==> flow/design.v <==
module DMUX(input [1:0] slc, input data, output reg p0, p1, p2, p3);
	always @(slc, data)begin
		{p0,p1,p2,p3} = 4'b0000;
		case(slc)
		2'b00: p0 = data;
		2'b01: p1 = data;
		2'b10: p2 = data;
		2'b11: p3 = data;
		endcase
	end
endmodule
module DataNum_Shr (
    input clk,
    rst,
    clkEn,
    SerIn,
    Sh_enD,
    output reg [3:0] NumData
);
  always @(posedge clk, posedge rst) begin
    if (rst) NumData <= 0;
    else if (clkEn)
     if (Sh_enD) 
     NumData <= {NumData[2:0], SerIn};
  end
endmodule
module DataNum_cnt (
    input clk,
    rst,
    clkEn,
    cnt2,
    output reg co2
);
  reg [1:0] count;
  always @(posedge clk, posedge rst) begin
    if (rst) count <= 0;
    else if (clkEn) 
        if (cnt2) {co2,count} = count + 1;
  end
  assign co2 = &count;
endmodule
module DataPath(input clk, clkEn, rst, SerIn, Cnt1, Cnt2, CntD, ldcntD, Sh_enP, Sh_enD,
			 output Co1, Co2, CoD, P0, P1, P2, P3, output [6:0] SSD_out);
 	wire [3:0] NumData, count;
	wire [1:0] Port_num;
	wire SerOut;
	assign SerOut = SerIn;
	DataTrans_Cnt DTC(clk , clkEn, rst, ldcntD, CntD, NumData, CoD, count);
	PortNum_Shr PNS(clk, rst, clkEn, SerIn, Sh_enP, Port_num);
	Port_cnt PCnt (clk, rst, clkEn, Cnt1, Co1);
	DataNum_Shr DNS(clk, rst, clkEn, SerIn, Sh_enD, NumData);
	DataNum_cnt DNC(clk,  rst, clkEn, Cnt2, Co2);
	DMUX DM(Port_num, SerOut, P0, P1, P2, P3);
	SSD ssd(count, SSD_out);
endmodule
module DataTrans_Cnt(input clk , clkEn, rst, ldcntD, CntD, input [3:0] NumData,
			output CoD, output reg [3:0] count);
	always@(posedge clk, posedge rst)begin
		if (rst)
			count <= 4'b1111;
		else if(clkEn)
			if(ldcntD)
				count <= NumData;
			else
				count = count - 1'b1;
	end
	assign CoD = (count == 4'b0001) ? 1'b1 : 1'b0;
endmodule
module PortNum_Shr (
    input clk,
    rst,
    clkEn,
    SerIn,
    Sh_enP,
    output reg [1:0] Port_num
);
  always @(posedge clk, posedge rst) begin
    if (rst) Port_num <= 0;
    else if (clkEn) 
        if (Sh_enP) Port_num <= {Port_num[0], SerIn};
  end
endmodule
module Port_cnt (
    input clk,
    rst,
    clkEn,
    cnt1,
    output reg co1
);
  reg count;
  always @(posedge clk, posedge rst) begin
    if (rst) count <= 0;
    else if (clkEn)
     if (cnt1) count = count + 1;
  end
    assign co1 = &count;
endmodule
module SSD (
    input [3:0] Count,
    output reg [6:0] SSDout
);
  always @(Count) begin
    case (Count)
      4'h0: SSDout = 7'h40;
      4'h1: SSDout = 7'h79;
      4'h2: SSDout = 7'h24;
      4'h3: SSDout = 7'h30;
      4'h4: SSDout = 7'h19;
      4'h5: SSDout = 7'h12;
      4'h6: SSDout = 7'h02;
      4'h7: SSDout = 7'h78;
      4'h8: SSDout = 7'h00;
      4'h9: SSDout = 7'h10;
      4'ha: SSDout = 7'h08;
      4'hb: SSDout = 7'h03;
      4'hc: SSDout = 7'h46;
      4'hd: SSDout = 7'h21;
      4'he: SSDout = 7'h06;
      4'hf: SSDout = 7'h0e;
    endcase
  end
endmodule
From RTL to reports: DataPath
The steps from the RTL of DataPath to its reports follow in flow order.
Line numbers count from 1 in the design file above.
{"block": "design", "design": "DataPath", "clock": "clk", "lib": "sky130hd", "lib_corner": "tt_025C_1v80"}

Elaborated design
Source: Yosys, flattened and elaborated, memories not mapped. Widths are those after wreduce. Registers that Yosys merges into a memory's read port (data or address) are not register bits. Print and check cells do not count. Equal cells are merged and count once.
Memory sizes are those after Yosys's memory passes, which may raise the word count (mostly to a power of two), join words into wider ones and drop unused or constant bits.
{"block": "word_totals", "ff_bits": 14, "romBits": 112, "memories": 1, "inputBits": 10, "out_inout_bits": 14, "word_cells": 32}
{"block": "memory_table", "name": "(name not given)", "size": 16, "word_bits": 7, "read_ports": 1, "wr": 0, "line_no": 103, "rtl": "case (Count)"}
{"block": "classes", "n_addsub": 3, "eq_ne": 4, "n_mux": 6, "bitwise": 1, "n_reduce_logical": 11}
{"block": "ops", "cell": "OR reduction 3 bit", "count": 4}
{"block": "ops", "cell": "AND reduction 2 bit", "count": 5}
{"block": "ops", "cell": "case mux 1 bit (select 2 bit)", "count": 4}
{"block": "ops", "cell": "== test 2 bit with constant B", "count": 2}
{"block": "ops", "cell": "subtractor 4 x 1 -> 4 bit with constant B", "count": 1}
{"block": "ops", "cell": "== test 4 x 1 -> 1 bit with constant B", "count": 1}
{"block": "ops", "cell": "two-way mux 4 bit", "count": 1}
{"block": "ops", "cell": "adder 2 x 1 -> 3 bit with constant B", "count": 1}
{"block": "ops", "cell": "AND reduction 3 bit", "count": 1}
{"block": "ops", "cell": "== test 2 x 1 -> 1 bit with constant B", "count": 1}
{"block": "ops", "cell": "logical NOT 2 bit", "count": 1}
{"block": "ops", "cell": "adder 1 bit with constant B", "count": 1}
{"block": "ops", "cell": "inverter 1 bit", "count": 1}
{"block": "ops", "cell": "two-way mux 1 bit", "count": 1}

Depth
Longest topological path by Yosys (ltp), each cell counted once; first at word level (registers and memories cut), then after technology mapping (sequential cells cut; the memories' decode and read muxes count).
{"block": "logic_depth", "word_depth": 3, "abc_area": 0, "mapped_depth": 5, "depth_no_buf": 5}

Mapped cells and area
Source: synth_stat.txt of the flow (Yosys; design flattened, memories mapped). It holds for the ABC_AREA given above (unset counts as 0); a run with the other value may have another netlist.
{"block": "by_type", "cell": "sky130_fd_sc_hd__dfrtp_1", "count": 7}
{"block": "by_type", "cell": "sky130_fd_sc_hd__dfstp_2", "count": 4}
{"block": "by_type", "cell": "sky130_fd_sc_hd__ha_1", "count": 7}
{"block": "by_type", "cell": "sky130_fd_sc_hd__mux2_1", "count": 7}
{"block": "by_type", "cell": "sky130_fd_sc_hd__mux2i_1", "count": 4}
{"block": "by_type", "cell": "sky130_fd_sc_hd__a22o_1", "count": 4}
{"block": "by_type", "cell": "sky130_fd_sc_hd__nor2_1", "count": 9}
{"block": "by_type", "cell": "sky130_fd_sc_hd__nand2_1", "count": 7}
{"block": "by_type", "cell": "sky130_fd_sc_hd__o21ai_1", "count": 5}
{"block": "by_type", "cell": "sky130_fd_sc_hd__buf_4", "count": 3}
{"block": "by_type", "cell": "sky130_fd_sc_hd__a21oi_1", "count": 4}
{"block": "by_type", "cell": "sky130_fd_sc_hd__inv_1", "count": 4}
{"block": "by_type", "cell": "sky130_fd_sc_hd__o21ai_0", "count": 3}
{"block": "by_type", "cell": "sky130_fd_sc_hd__nand2b_1", "count": 2}
{"block": "by_type", "cell": "sky130_fd_sc_hd__a32o_2", "count": 1}
{"block": "by_type", "cell": "sky130_fd_sc_hd__buf_6", "count": 1}
{"block": "by_type", "cell": "sky130_fd_sc_hd__mux2_2", "count": 1}
{"block": "by_type", "cell": "sky130_fd_sc_hd__and3b_1", "count": 1}
Not listed: further types 12, cells in them 12.
{"block": "synth_totals", "cells": 86, "yosys_area_um2": 805.8, "seq_area_um2": 280.3, "ffs": 11, "n_buf": 5}
By module: a second synthesis without flattening, with its own total; a netlist apart from the flattened one above.
{"block": "hier_totals", "cells_unflattened": 88, "hier_area_um2": 869.6}
Each row is one instance without its submodules.
{"block": "modules", "module": "SSD", "instances": 1, "cells": 32, "area_um2": 275.3}
{"block": "modules", "module": "DataTrans_Cnt", "instances": 1, "cells": 30, "area_um2": 269.0}
{"block": "modules", "module": "DataNum_Shr", "instances": 1, "cells": 10, "area_um2": 155.1}
{"block": "modules", "module": "PortNum_Shr", "instances": 1, "cells": 6, "area_um2": 80.1}
{"block": "modules", "module": "Port_cnt", "instances": 1, "cells": 4, "area_um2": 41.3}
{"block": "modules", "module": "DMUX", "instances": 1, "cells": 4, "area_um2": 37.5}
{"block": "modules", "module": "DataNum_cnt", "instances": 1, "cells": 2, "area_um2": 11.3}
{"block": "modules", "module": "DataPath", "instances": 1, "cells": 0, "area_um2": 0.0}

Timing after synthesis
OpenSTA on the mapped netlist: ideal clock, no wires. The path of least setup slack (recovery checks aside). Input and output delay are each 20% of the period. Register names are those of the netlist, which keeps one name where synthesis merged equal registers.
{"block": "synth_path", "path_type": "reg-to-output", "startpoint": "reg DTC.count[0]", "endpoint": "out SSD_out[6]", "period_ns": 1.97, "t_arrival_ns": 1.379, "slack_ns": 0.197, "delay_ns": 1.379, "path_stages": 5, "period_less_setup_slack_ns": 1.773}
"delay_ns" is the arrival time less input delay plus setup time.
At an output port there is no setup time.
"path_stages": output pins that drive a net of the path, with the launching flip-flop's if there is one; two outputs of one cell count as two.
"period_less_setup_slack_ns" is the clock period less the worst setup slack; recovery checks do not enter. This is arithmetic on one report: input and output delays are still those of the set period (20% each).
The rows between start and end are the longest chain of elaborated cells between them; the timing report does not say that the signal goes this way. Where chains are equally long, one stands for them.
Each line given opens the expression or statement behind the cell; cells for indexed reads and writes are added by Yosys, which also makes memories of some case tables.
A memory read counts as a cell of the chain, while the word-level depth stops at memories.
A register here has more assigning lines than the two given.
{"block": "synth_via", "path_cell_list": "sky130_fd_sc_hd__dfstp_2 > sky130_fd_sc_hd__inv_1 > sky130_fd_sc_hd__ha_1 > sky130_fd_sc_hd__mux2_1 > sky130_fd_sc_hd__a22o_1", "elab_chain_len": 1, "cone_cells": 1, "lines_between": 1, "classes_between": "memory (1)"}
{"block": "synth_rtl", "element": "start: declaration", "line_no": 57, "rtl": "output CoD, output reg [3:0] count);"}
{"block": "synth_rtl", "element": "start: assignment", "line_no": 63, "rtl": "count <= NumData;"}
{"block": "synth_rtl", "element": "start: assignment", "line_no": 65, "rtl": "count = count - 1'b1;"}
{"block": "synth_rtl", "element": "memory read (16 x 7 bit)", "line_no": 103, "rtl": "case (Count)"}
{"block": "synth_rtl", "element": "end: declaration", "line_no": 43, "rtl": "output Co1, Co2, CoD, P0, P1, P2, P3, output [6:0] SSD_out);"}

Timing after layout
From the final timing report of job 2: the path of least setup slack in the routed layout; clock arrival at registers is part of the times.
{"block": "layout_path", "path_type": "reg-to-output", "startpoint": "reg DTC.count[1]", "endpoint": "out SSD_out[1]", "period_ns": 3.34, "t_arrival_ns": 2.19, "slack_ns": 0.48, "path_stages": 7}
The rows between start and end are the longest chain of elaborated cells between them; the timing report does not say that the signal goes this way. Where chains are equally long, one stands for them.
A memory read counts as a cell of the chain, while the word-level depth stops at memories.
A register here has more assigning lines than the two given.
{"block": "layout_via", "path_cell_list": "sky130_fd_sc_hd__dfstp_2 > sky130_fd_sc_hd__inv_1 > sky130_fd_sc_hd__ha_1 > sky130_fd_sc_hd__nand2b_1 > sky130_fd_sc_hd__o21ai_1 > sky130_fd_sc_hd__a32o_2 > sky130_fd_sc_hd__clkdlybuf4s50_1", "elab_chain_len": 1, "cone_cells": 1, "lines_between": 1, "classes_between": "memory (1)"}
{"block": "layout_rtl", "element": "start: declaration", "line_no": 57, "rtl": "output CoD, output reg [3:0] count);"}
{"block": "layout_rtl", "element": "start: assignment", "line_no": 63, "rtl": "count <= NumData;"}
{"block": "layout_rtl", "element": "start: assignment", "line_no": 65, "rtl": "count = count - 1'b1;"}
{"block": "layout_rtl", "element": "memory read (16 x 7 bit)", "line_no": 103, "rtl": "case (Count)"}
{"block": "layout_rtl", "element": "end: declaration", "line_no": 43, "rtl": "output Co1, Co2, CoD, P0, P1, P2, P3, output [6:0] SSD_out);"}

Measured data: module DataPath, platform sky130hd, 2 stored runs of the flow under differing settings, order arbitrary. Input and output delays are each 20% of the period that was set; the output load is 0.01 pF.
By "period_less_ws_ns" is meant the clock period of the run minus its worst setup slack. This is arithmetic on one report: input and output delays are still those of the set period (20% each).
"worst_path_allowed_less_slack_ns" is the time allowed to the run's worst setup path (the clock period less input and output delay, where it has them) less its slack. Clock arrival times count: a late capture clock shortens it, a late launch clock lengthens it.
By "power_total_uw" is meant OpenSTA's value without simulated activity: inputs other than the clock are taken to toggle once in ten clock periods, and the tool carries that through the logic.

Job 1
==> flow/run.sh <==
#!/bin/bash
# the make line also repeats the synthesis and layout settings of config.mk as NAME=value (left out here)
make -C /OpenROAD-flow-scripts/flow DESIGN_CONFIG=/design/flow/config.mk WORK_HOME=/design/flow/orfs CLKGATE_MAP_FILE= finish
==> flow/config.mk <==
export PLATFORM = sky130hd
export DESIGN_NAME = DataPath
export DESIGN_NICKNAME = DataPath
export VERILOG_FILES = /design/flow/design.v
export SDC_FILE = /design/flow/constraint.sdc
export NUM_CORES = 4
export LEC_CHECK = 0
export CAP_MARGIN = 20
export CELL_PAD_IN_SITES_GLOBAL_PLACEMENT = 0
export CORE_MARGIN = 2
export CORE_UTILIZATION = 64
export CTS_CLUSTER_DIAMETER = 365
export CTS_CLUSTER_SIZE = 97
export PLACE_DENSITY_LB_ADDON = 0.19
export SETUP_SLACK_MARGIN = 0.29
export SLEW_MARGIN = 40
==> flow/constraint.sdc <==
create_clock -name core_clock -period 2.23 [get_ports {clk}]
set_input_delay 0.4460 -clock core_clock [delete_from_list [all_inputs] [get_ports {clk}]]
set_output_delay 0.4460 -clock core_clock [all_outputs]
set_load 0.01 [all_outputs]

==> results of job 1, as JSON <==
{
  "outcome": "no final report: clock tree synthesis broke off with DPL-0038"
}

Job 2
==> flow/run.sh <==
#!/bin/bash
# the make line also repeats the synthesis and layout settings of config.mk as NAME=value (left out here)
make -C /OpenROAD-flow-scripts/flow DESIGN_CONFIG=/design/flow/config.mk WORK_HOME=/design/flow/orfs CLKGATE_MAP_FILE= finish
==> flow/config.mk <==
export PLATFORM = sky130hd
export DESIGN_NAME = DataPath
export DESIGN_NICKNAME = DataPath
export VERILOG_FILES = /design/flow/design.v
export SDC_FILE = /design/flow/constraint.sdc
export NUM_CORES = 4
export LEC_CHECK = 0
export CAP_MARGIN = 20
export CORE_MARGIN = 2
export CORE_UTILIZATION = 42
export CTS_CLUSTER_DIAMETER = 157
export GPL_ROUTABILITY_DRIVEN = 0
export MAX_ROUTING_LAYER = met4
export MIN_ROUTING_LAYER = met2
export SETUP_SLACK_MARGIN = 0.34
export SLEW_MARGIN = 20
export TNS_END_PERCENT = 80
==> flow/constraint.sdc <==
create_clock -name core_clock -period 3.34 [get_ports {clk}]
set_input_delay 0.6680 -clock core_clock [delete_from_list [all_inputs] [get_ports {clk}]]
set_output_delay 0.6680 -clock core_clock [all_outputs]
set_load 0.01 [all_outputs]

==> results of job 2, as JSON <==
{
  "tns_ns": 0.000,
  "yosys.chip_area_um2": 805.8,
  "final_die_area_um2": 2284.8,
  "period_less_ws_ns": 2.856,
  "post_route_stdcell_area_um2": 1039.8,
  "holdWs_ns": 0.472,
  "post_route_util_pct": 58.9,
  "worst_path_allowed_less_slack_ns": 2.19,
  "worst_path_kind": "reg-to-output",
  "power_total_uw": 716.2,
  "final_setup_ws_ns": 0.484
}
